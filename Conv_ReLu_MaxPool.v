==> flow/design.v <==
`timescale 1ns / 1ps
module Conv_ReLu_MaxPool #(parameter ConvKernel=1)
                           (input[71:0] inputData,
                           input inputValid,
                           input clk,
                           output[15:0] MP_Out,
                           output MPOut_valid
    );
    wire out_data_valid;
    wire[71:0] out_data;
    wire data_conv_valid;
    wire[23:0] conv_data;
    wire relu_data_valid_Out;
    wire[15:0]relu_out;
    wire[63:0] Out;
    wire Out_valid;
    Convolution #(.ConvData(ConvKernel))conv (
    .i_clk(clk),
    .i_data_valid(inputValid),
    .i_data(inputData),
    .o_data_valid(data_conv_valid),
    .o_data(conv_data)
        );
    ReLu  #(.dataWidth(12),.weightIntWidth(0)) ReLu 
        (.clk(clk), 
        .ReLu_Input(conv_data),
        .relu_data_valid_In(data_conv_valid),
        .relu_data_valid_Out(relu_data_valid_Out),
        .out(relu_out));
     imageBuffer2 #(.dataWidth(16),.kernelWidth(2),.kernelHeight(2),.imageWidth(26)) IB2 (
               . i_clk(clk),
               .i_pixel_data(relu_out),
               .i_pixel_data_valid(relu_data_valid_Out),
               .o_data(Out), 
               .o_data_valid(Out_valid) 
             );
      maxPooler MP(
                 .i_clk(clk),
                 .i_data_MP(Out),
                 .i_data_valid_MP(Out_valid),
                 .out_data_MP(MP_Out),
                 .out_data_valid(MPOut_valid)
                 );
endmodule
`timescale 1ns / 1ps
module Convolution #(parameter ConvData=1)(
input i_clk,
input i_data_valid,
input [71:0]i_data,
output reg o_data_valid,
output reg [23:0]o_data
    );
  integer i;
  reg [15:0] coeff[26:0];reg [23:0]bias[2:0];
  reg [23:0] sum,mul;reg [23:0] BiasAdd,x;
  initial 
  begin
  coeff[0]=16'b1001011101000;	coeff[1]=16'b1010001110000;	coeff[2]=16'b111011010110;
  coeff[3]=16'b1100100101010;    coeff[4]=16'b11111100;    coeff[5]=16'b1001001111111;
  coeff[6]=16'b1100011011100;    coeff[7]=16'b110010000000;    coeff[8]=16'b1010010110010;
  coeff[9]=16'b1110111110101011;    coeff[10]=16'b11100110000;    coeff[11]=16'b1111011100111111;
  coeff[12]=16'b10101010010;    coeff[13]=16'b1100100101011;    coeff[14]=16'b101100111100;
  coeff[15]=16'b100001010000;    coeff[16]=16'b111101000111;    coeff[17]=16'b110011011000;
  coeff[18]=16'b1000100101000;    coeff[19]=16'b10110111;    coeff[20]=16'b1101011111000110;
  coeff[21]=16'b1001001010110;    coeff[22]=16'b101110100001;    coeff[23]=16'b1101101111101010;
  coeff[24]=16'b111001110000;    coeff[25]=16'b1001111001100;    coeff[26]=16'b1101111001111011;
  bias[0]=24'b1011000100;        
  bias[1]=24'b111111111011001001000010;        
  bias[2]=24'b101000010000101;        
  end
always@(posedge i_clk)
o_data_valid <= i_data_valid;
always@(posedge i_clk)
begin
 sum = 0;x=0;
    for(i=9*(ConvData-1);i<(9*ConvData);i=i+1)
    begin
        mul = $signed(i_data[(i-(9*(ConvData-1)))*8+:8])*$signed(coeff[i]);
        x=$signed(x)+$signed(mul);             
                 if(!sum[23] &!mul[23] & x[23])  
              begin
                  x[23] <= 1'b0;
                  x[22:0] <= {23{1'b1}};
              end
          else if(mul[23] & sum[23] &  !x[23])  
              begin
                  x[23] <= 1'b1;
                  x[22:0] <= {23{1'b0}};
              end
          else
                  x <= x;
    end
    sum =  $signed(x);
    BiasAdd <= $signed(sum) + $signed(bias[ConvData-1]); 
         if(!bias[ConvData-1][23] &!sum[23] & BiasAdd[23])  
               begin
                   o_data[23] <= 1'b0;
                   o_data[22:0] <= {23{1'b1}};
               end
           else if(bias[ConvData-1][23] & sum[23] &  !BiasAdd[23])  
               begin
                   o_data[23] <= 1'b1;
                   o_data[22:0] <= {23{1'b0}};
               end
           else
                   o_data <= BiasAdd;
 end 
endmodule
`timescale 1ns / 1ps
module ReLu  #(parameter dataWidth=16,weightIntWidth=4) (
    input           clk,
    input   [2*dataWidth-1:0]   ReLu_Input,
    input relu_data_valid_In,
    output reg relu_data_valid_Out,
    output  reg [dataWidth+3:0]  out
);
always @(posedge clk)
begin
    relu_data_valid_Out <= relu_data_valid_In;
    if($signed(ReLu_Input) >= 0)
    begin
        if(|ReLu_Input[2*dataWidth-1-:weightIntWidth+1])  
            out <= {1'b0,{(dataWidth+3){1'b1}}};  
        else
            out <= ReLu_Input[2*dataWidth-2-weightIntWidth-:dataWidth+4];
    end
    else 
        out <= 0;      
end
endmodule
`timescale 1ns / 1ps
module dataReg #(parameter dataWidth=8)(
input i_clk,
input [dataWidth-1:0] i_data,
input i_data_valid,
output reg [dataWidth-1:0] o_data,
output reg o_data_valid
);
initial
    o_data = 0;
always @(posedge i_clk)
begin
    if(i_data_valid)
        o_data <= i_data;
    o_data_valid <= i_data_valid;
end
endmodule
`timescale 1ns / 1ps
module imageBuffer2 #(parameter dataWidth=1,kernelWidth=2,kernelHeight=2,imageWidth=256)(
input        i_clk,
input  [dataWidth-1:0] i_pixel_data,
input        i_pixel_data_valid,
output [kernelWidth*kernelHeight*dataWidth-1:0] o_data,
output  reg  o_data_valid
);
integer counter=0;
always @(posedge i_clk)
begin
    if(i_pixel_data_valid & !o_data_valid)
        counter <= counter+1;
    else if(!i_pixel_data_valid & o_data_valid)
        counter <= counter-1;
    if(counter == (((kernelHeight)/2)*imageWidth+((kernelWidth)/2)) & i_pixel_data_valid)
        o_data_valid <= 1'b1;
    else if(counter > (((kernelHeight)/2)*imageWidth+(kernelWidth)/2))
        o_data_valid <= 1'b1;
    else
        o_data_valid <= 1'b0;
end
wire [dataWidth-1:0] w_data_reg_out [kernelWidth*kernelHeight-1:0];
wire [kernelWidth*kernelHeight-1:0] w_data_reg_out_valid;
wire [dataWidth-1:0] line_buff_out [kernelHeight-2:0];
wire [kernelHeight-2:0] line_buff_out_valid;
generate
genvar i,j,k;
    for(i=kernelHeight-1;i>=0;i=i-1)
    begin:l1
        for(j=kernelWidth-1;j>=0;j=j-1)
        begin:l2
            for(k=0;k<dataWidth;k=k+1)
            begin:l3
                assign o_data[(kernelHeight-1-i)*kernelWidth*dataWidth+(kernelWidth-1-j)*dataWidth+k] = w_data_reg_out[i*kernelWidth+j][k];
            end
        end
    end
endgenerate
generate
    for(i=0;i<kernelHeight;i=i+1)
    begin:oloop
        for(j=0;j<kernelWidth;j=j+1)
        begin:iloop
            if(i==0&j==0)  
            begin
                dataReg #(.dataWidth(dataWidth))dR0(
                    .i_clk(i_clk),
                    .i_data(i_pixel_data),  
                    .i_data_valid(i_pixel_data_valid),
                    .o_data(w_data_reg_out[i*kernelWidth+j]),
                    .o_data_valid(w_data_reg_out_valid[i*kernelWidth+j])
                );
            end
            else if(j==0)  
            begin
                dataReg #(.dataWidth(dataWidth))dR1(
                    .i_clk(i_clk),
                    .i_data(line_buff_out[i-1]),  
                    .i_data_valid(i_pixel_data_valid),
                    .o_data(w_data_reg_out[i*kernelWidth+j]),
                    .o_data_valid(w_data_reg_out_valid[i*kernelWidth+j])
                );
            end
            else 
            begin
                dataReg #(.dataWidth(dataWidth))dR2(
                    .i_clk(i_clk),
                    .i_data(w_data_reg_out[i*kernelWidth+j-1]),  
                    .i_data_valid(i_pixel_data_valid),
                    .o_data(w_data_reg_out[i*kernelWidth+j]),
                    .o_data_valid(w_data_reg_out_valid[i*kernelWidth+j])
                );
            end
        end
    end
endgenerate
generate
    for(i=0;i<kernelHeight-1;i=i+1)
    begin:loop
        if(i==0)
        begin
            lineBuffer #(.dataWidth(dataWidth),.imageWidth(imageWidth))lB0(
                .i_clk(i_clk),
                .i_data(i_pixel_data),
                .i_data_valid(i_pixel_data_valid),
                .o_data(line_buff_out[i]),
                .o_data_valid(line_buff_out_valid[i])
            );
        end
        else
        begin
            lineBuffer #(.dataWidth(dataWidth),.imageWidth(imageWidth))lB(
                .i_clk(i_clk),
                .i_data(line_buff_out[i-1]),
                .i_data_valid(i_pixel_data_valid),
                .o_data(line_buff_out[i]),
                .o_data_valid(line_buff_out_valid[i])
            );        
        end
    end
endgenerate
endmodule
`timescale 1ns / 1ps
module lineBuffer #(parameter dataWidth=8, imageWidth=512)(
input   i_clk,
input   [dataWidth-1:0] i_data,
input   i_data_valid,
output  [dataWidth-1:0] o_data,
output  o_data_valid
);
wire [dataWidth-1:0] w_data_out [imageWidth-1:0];
wire [imageWidth-1:0] w_data_valid;
assign o_data = w_data_out[imageWidth-1];
assign o_data_valid = w_data_valid[imageWidth-1];
generate
    genvar i;
    for(i=0;i<imageWidth;i=i+1)
    begin:loop
        if(i==0)
            dataReg #(.dataWidth(dataWidth))DR0(
                .i_clk(i_clk),
                .i_data(i_data),
                .i_data_valid(i_data_valid),
                .o_data(w_data_out[i]),
                .o_data_valid(w_data_valid[i])
            );
         else
            dataReg #(.dataWidth(dataWidth))DR(
                .i_clk(i_clk),
                .i_data(w_data_out[i-1]),
                .i_data_valid(i_data_valid),
                .o_data(w_data_out[i]),
                .o_data_valid(w_data_valid[i])
            );
    end
endgenerate
endmodule
`timescale 1ns / 1ps
module maxpoolLogic #(parameter imageWidth=256)(
input   i_clk,
input   i_reset_n,
input   i_data_valid,
output o_data_valid
    );
 reg count;
 integer pixelCounter=0;
 reg validInt=1;
 initial count = 1'b0;
 assign o_data_valid = (i_data_valid && (pixelCounter<26) && count);
 always @(posedge i_clk)
 begin
    if(i_data_valid && pixelCounter == (2*imageWidth-1))
        pixelCounter <= 0;
    else if(i_data_valid) begin
        pixelCounter <= pixelCounter + 1;
    end
    if(i_data_valid)
        count = ~count;
 end
 endmodule
`timescale 1ns / 1ps
module maxPooler(
    input   i_clk,
    input[63:0] i_data_MP,
    input i_data_valid_MP,
    output reg [15:0] out_data_MP,
    output out_data_valid
    );
    integer i;
    reg [15:0] largest;
    initial begin
        largest = 16'b0;
    end
    always @(posedge i_clk) begin
        if(i_data_valid_MP)begin
            largest = i_data_MP[15:0];
            for(i=0;i<4;i=i+1)
            begin
                if(i_data_MP[16*i +: 16] > largest)
                    largest = i_data_MP[i*16+:16];
            end
            out_data_MP = largest;
        end
    end
 maxpoolLogic  #(.imageWidth(26)) MDL(
    .i_clk(i_clk),
    .i_reset_n(),
    .i_data_valid(i_data_valid_MP),
    .o_data_valid(out_data_valid)
 );
endmodule
## Step by step through the tools: Conv_ReLu_MaxPool

The steps from the RTL of Conv_ReLu_MaxPool to its reports follow in flow order.
Lines are those of the file above, counted from 1.
Operators carry their Yosys type and port widths (W data, S select, Z words).
Library cell names are shortened.
Not given: n/a

| inputs | value |
|---|---|
| top module | Conv_ReLu_MaxPool |
| clock input | clk |
| cell library | sky130hd |
| corner | tt_025C_1v80 |

## Word-level counts

Yosys after proc, flatten, opt, wreduce and memory -nomap, before mapping. Print and check cells are not counted.
Yosys's memory passes give these memory sizes; they may raise the number of words (mostly to a power of two), join words into wider ones and drop unused or constant bits.

| storage and ports | value |
|---|---|
| ROM bits | 566 |
| bits of input ports | 74 |
| cells after elaboration | 102 |
| flip-flop bits (word level) | 596 |
| memory cells | 2 |
| output and inout port bits | 17 |

Memories:

| memory | words | width | rd ports | write ports | RTL line | text |
|---|---|---|---|---|---|---|
| conv.coeff | 2 | 256 | 1 | 0 | 54 | `reg [15:0] coeff[26:0];reg [23:0]bias[2:0];` |
| conv.bias | 3 | 18 | 1 | 0 | 54 |  |

| operators by class | value |
|---|---|
| add/sub/neg operators | 12 |
| equal/unequal tests | 2 |
| multiplexer cells | 12 |
| $lt $le $gt $ge | 6 |
| reductions and logical operators | 10 |
| bitwise gates (word level) | 9 |
| multiply operators | 9 |

Operator list:

| operator | count |
|---|---|
| $mul A8 B16 Y24 | 9 |
| $add A24 B24 Y24 | 9 |
| $mux W16 | 6 |
| $add A32 B2 Y32 const B | 2 |
| $mux W32 | 2 |
| $gt A16 B16 Y1 | 3 |
| $sub A32 B2 Y32 const B | 1 |
| $gt A32 B6 Y1 const B | 1 |
| $lt A32 B6 Y1 const B | 1 |
| $eq A32 B6 Y1 const B | 1 |
| $eq A32 B7 Y1 const B | 1 |
| $ge A24 B1 Y1 const B | 1 |
| $mux W23 | 1 |
| $mux W15 | 1 |
| $and A1 B1 Y1 | 7 |
| $logic_not A1 Y1 | 5 |
| $logic_and A1 B1 Y1 | 3 |
| $not A1 Y1 | 2 |
| $reduce_bool A2 Y1 | 1 |
| $reduce_or A2 Y1 | 1 |
| $mux W1 | 2 |

## Logic depth

Depth = most cells in a row (Yosys ltp): at word level without a register or memory, in the mapped netlist without a sequential cell, where the memories' decode and read muxes count.

| depth | value |
|---|---|
| word-level depth | 12 |
| ABC_AREA | 0 |
| depth in mapped cells | 32 |
| gate-level depth less buffers | 30 |

## After synthesis

The flow's flattened synthesis, as Yosys stat reports it; memories are mapped. The netlist is that of the ABC_AREA named above (0 if unset); the other value can give another one.
The area totals of this step are shown rounded.

| synthesis totals | value |
|---|---|
| buffer cells | 16 |
| area of sequential cells | 16600 µm² |
| cell area after synthesis | 37600 µm² |
| mapped flip-flops | 582 |
| cell count | 2836 |

Cells by type:

| cell type | count | area in all (µm²) |
|---|---|---|
| edfxtp_1 | 497 | 1.49E+04 |
| fa_1 | 422 | 8.45E+03 |
| ha_1 | 434 | 5.43E+03 |
| inv_1 | 750 | 2815.2 |
| dfxtp_1 | 85 | 1.7E+03 |
| xnor2_1 | 65 | 569.296 |
| mux2i_1 | 33 | 330.317 |
| xor2_1 | 31 | 271.51 |
| a21oi_1 | 51 | 255.245 |
| a21o_1 | 30 | 225.216 |
| nor2_1 | 59 | 221.462 |
| mux2_2 | 19 | 213.955 |
| nand2_1 | 55 | 206.448 |
| nor2b_1 | 26 | 162.656 |
| nand3_1 | 29 | 145.139 |
| o21ai_0 | 29 | 145.139 |
| nand2b_1 | 23 | 143.888 |
| nand4_1 | 21 | 131.376 |

Not listed: further types 53, cells in them 177.
By module: a second synthesis without flattening, with its own total; a netlist apart from the flattened one above.

| unflattened totals | value |
|---|---|
| cell total of the unflattened synthesis | 3054 |
| area (unflattened synthesis) | 40700 µm² |

Each row is one instance without its submodules.

Modules:

| module | cells | sequential area (µm²) | area (µm²) | instances |
|---|---|---|---|---|
| Convolution #(ConvData=1) | 1720 | 981 | 17900 | 1 |
| dataReg #(dataWidth=16) | 17 | 500 | 500 | 30 |
| maxPooler | 344 | 480 | 2910 | 1 |
| imageBuffer2 | 290 | 981 | 2850 | 1 |
| maxpoolLogic #(imageWidth=26) | 156 | 671 | 1540 | 1 |
| ReLu | 34 | 340 | 484 | 1 |
| lineBuffer | 0 | 0.0 | 0.0 | 1 |
| Conv_ReLu_MaxPool | 0 | 0.0 | 0.0 | 1 |

## Timing after synthesis

OpenSTA on the mapped netlist: ideal clock, no wires. The path of least setup slack (recovery checks aside). Input and output delay are each 20% of the period. Register names are those of the netlist, which keeps one name where synthesis merged equal registers.

| path post-synthesis | value |
|---|---|
| path type | flip-flop to flip-flop |
| from | register ReLu.relu_data_valid_Out |
| to | register IB2.counter[22] |
| data arrival time | 14198 ps |
| path delay | 14458 ps |
| path buffers | 0 |
| path slack | 1442 ps |
| stages on the path | 13 |
| required time | 15640 ps |
| period | 15900 ps |
| setup time | 260 ps |
| launch time at the first pin | 0 ps |
| synthesis period reached | 14458 ps |

"path delay" = arrival - input delay + setup time.
"stages on the path": output pins that drive a net of the path, with the launching flip-flop's if there is one; two outputs of one cell count as two.
"synthesis period reached" = period - worst setup slack (recovery checks aside). The figure is calculated, with input and output delays left at 20% of the set period.
The rows between start and end are the longest chain of elaborated cells between them; the timing report does not say that the signal goes this way. Where chains are equally long, one stands for them.
A line is the first line of the expression or statement that the cell stems from. Yosys adds cells for indexed reads and writes and turns some case tables into memories.
The path ends at the data pin of a flip-flop with enable; ways to the enable are not counted.

| between the ends, post-synthesis | value |
|---|---|
| cells stage by stage | dfxtp_1 -> ha_1 -> inv_1 -> fa_1 -> a211oi_1 -> o21ai_0 -> a41o_1 -> a22o_1 -> a211oi_1 -> o21ai_0 -> a21o_1 -> a21oi_1 -> xnor2_1 |
| cells in the longest elaborated chain | 4 |
| elaborated cells between the ends (all ways) | 5 |
| source lines of those cells | 2 |
| classes of those cells | mux (2); logic (2); reduce/logical (1) |

RTL lines, path post-synthesis:

| element | RTL line | text |
|---|---|---|
| start: declaration | 114 | `output reg relu_data_valid_Out,` |
| start: assignment | 119 | `relu_data_valid_Out <= relu_data_valid_In;` |
| $logic_not A1 Y1 | 161 | `else if(!i_pixel_data_valid & o_data_valid)` |
| $and A1 B1 Y1 | 161 |  |
| $mux W32 | 161 |  |
| $mux W32 | 159 | `if(i_pixel_data_valid & !o_data_valid)` |
| end: assignment | 160 | `counter <= counter+1;` |
| end: assignment | 162 | `counter <= counter-1;` |
| end: declaration | 156 | `integer counter=0;` |

## Timing after layout

Path of least setup slack in the final report of entry A (OpenROAD, finished layout, wires in). Where an end is a register, its clock arrival counts in the times.
The report prints the path's times to 10 ps; the period is as set.

| path post-layout | value |
|---|---|
| path type | input port to flip-flop |
| from | input inputData[45] |
| to | register conv.BiasAdd[23] |
| stages on the path | 29 |
| path buffers | 3 |
| setup time | 60 ps |
| input delay | 2100 ps |
| period | 10500 ps |
| launch time at the first pin | 2100 ps |
| path slack | 360 ps |
| required time | 11030 ps |
| data arrival time | 10670 ps |

The rows between start and end are the longest chain of elaborated cells between them; the timing report does not say that the signal goes this way. Where chains are equally long, one stands for them.

| between the ends, post-layout | value |
|---|---|
| cells stage by stage | clkdlybuf4s50_1 -> fa_2 -> buf_4 -> fa_1 -> fa_1 -> fa_1 -> inv_1 -> fa_1 -> inv_1 -> fa_1 -> inv_1 -> fa_1 -> inv_1 -> fa_1 -> fa_1 -> inv_1 -> fa_1 -> inv_1 -> ha_2 -> o21a_1 -> o31ai_2 -> buf_4 -> a211oi_4 -> nor2_1 -> o21bai_1 -> xnor2_1 -> or4b_4 -> a2111oi_4 -> xor2_1 |
| cells in the longest elaborated chain | 6 |
| elaborated cells between the ends (all ways) | 6 |
| source lines of those cells | 3 |
| classes of those cells | add/sub (5); mul (1) |

RTL lines, path post-layout:

| element | RTL line | text |
|---|---|---|
| start: declaration | 3 | `(input[71:0] inputData,` |
| $mul A8 B16 Y24 | 78 | `mul = $signed(i_data[(i-(9*(ConvData-1)))*8+:8])*$signed(coeff[i]);` |
| $add A24 B24 Y24 x4 | 79 | `x=$signed(x)+$signed(mul);` |
| $add A24 B24 Y24 | 94 | `BiasAdd <= $signed(sum) + $signed(bias[ConvData-1]);` |
| end: assignment | 94 |  |
| end: declaration | 55 | `reg [23:0] sum,mul;reg [23:0] BiasAdd,x;` |

# Flow runs of Conv_ReLu_MaxPool

Top module Conv_ReLu_MaxPool; platform sky130hd; tools Yosys and OpenROAD; 2 stored runs in no particular order. Input and output delays are each 20% of the period that was set; the output load is 0.01 pF.
"reached clock period" is the run's clock period less its worst setup slack. It is reckoned from that one timing run; input and output delays stay at 20% of the period that was set.
By "critical path time" is meant the share of the clock period that the worst setup path is allowed (20% is reserved at inputs, 20% at outputs), minus its slack. Clock arrival times at its registers enter into it.
"critical path time" is given in steps of 10 ps.
The measured numbers are rounded.
A setting shown as n/a is not set for that run.

| run name | period_ns | CORE_UTILIZATION | PLACE_DENSITY | CTS_CLUSTER_DIAMETER | CAP_MARGIN | CORE_MARGIN | SLEW_MARGIN | PLACE_DENSITY_LB_ADDON | CORE_ASPECT_RATIO | CELL_PAD_IN_SITES_GLOBAL_PLACEMENT | ABC_AREA | GPL_TIMING_DRIVEN | CTS_CLUSTER_SIZE | MIN_ROUTING_LAYER | area of the synthesized netlist (µm²) | die footprint (µm²) | standard-cell area after routing (µm²) | post-route utilization | smallest setup slack (ps) | total negative slack on setup checks (ps) | worst-case hold slack (ps) | reached clock period (ps) | critical path time (ps) | type of the worst setup path |
|---|---|---|---|---|---|---|---|---|---|---|---|---|---|---|---|---|---|---|---|---|---|---|---|---|
| entry A | 10.5 | 65 | 0.62 | 232 | 15 | 2 | 20 | n/a | n/a | n/a | n/a | n/a | n/a | n/a | 37600 | 59900 | 42700 | 0.743 | 357 | 0 | 311 | 10143 | 8040 | input port to flip-flop |
| entry B | 8.22 | 39 | n/a | 377 | 10 | 2 | 20 | 0.1 | 0.76 | 1 | 0 | 1 | 68 | met1 | 37600 | 99000 | 43900 | 0.458 | -857 | -19100 | 343 | 9077 | 7430 | input port to flip-flop |
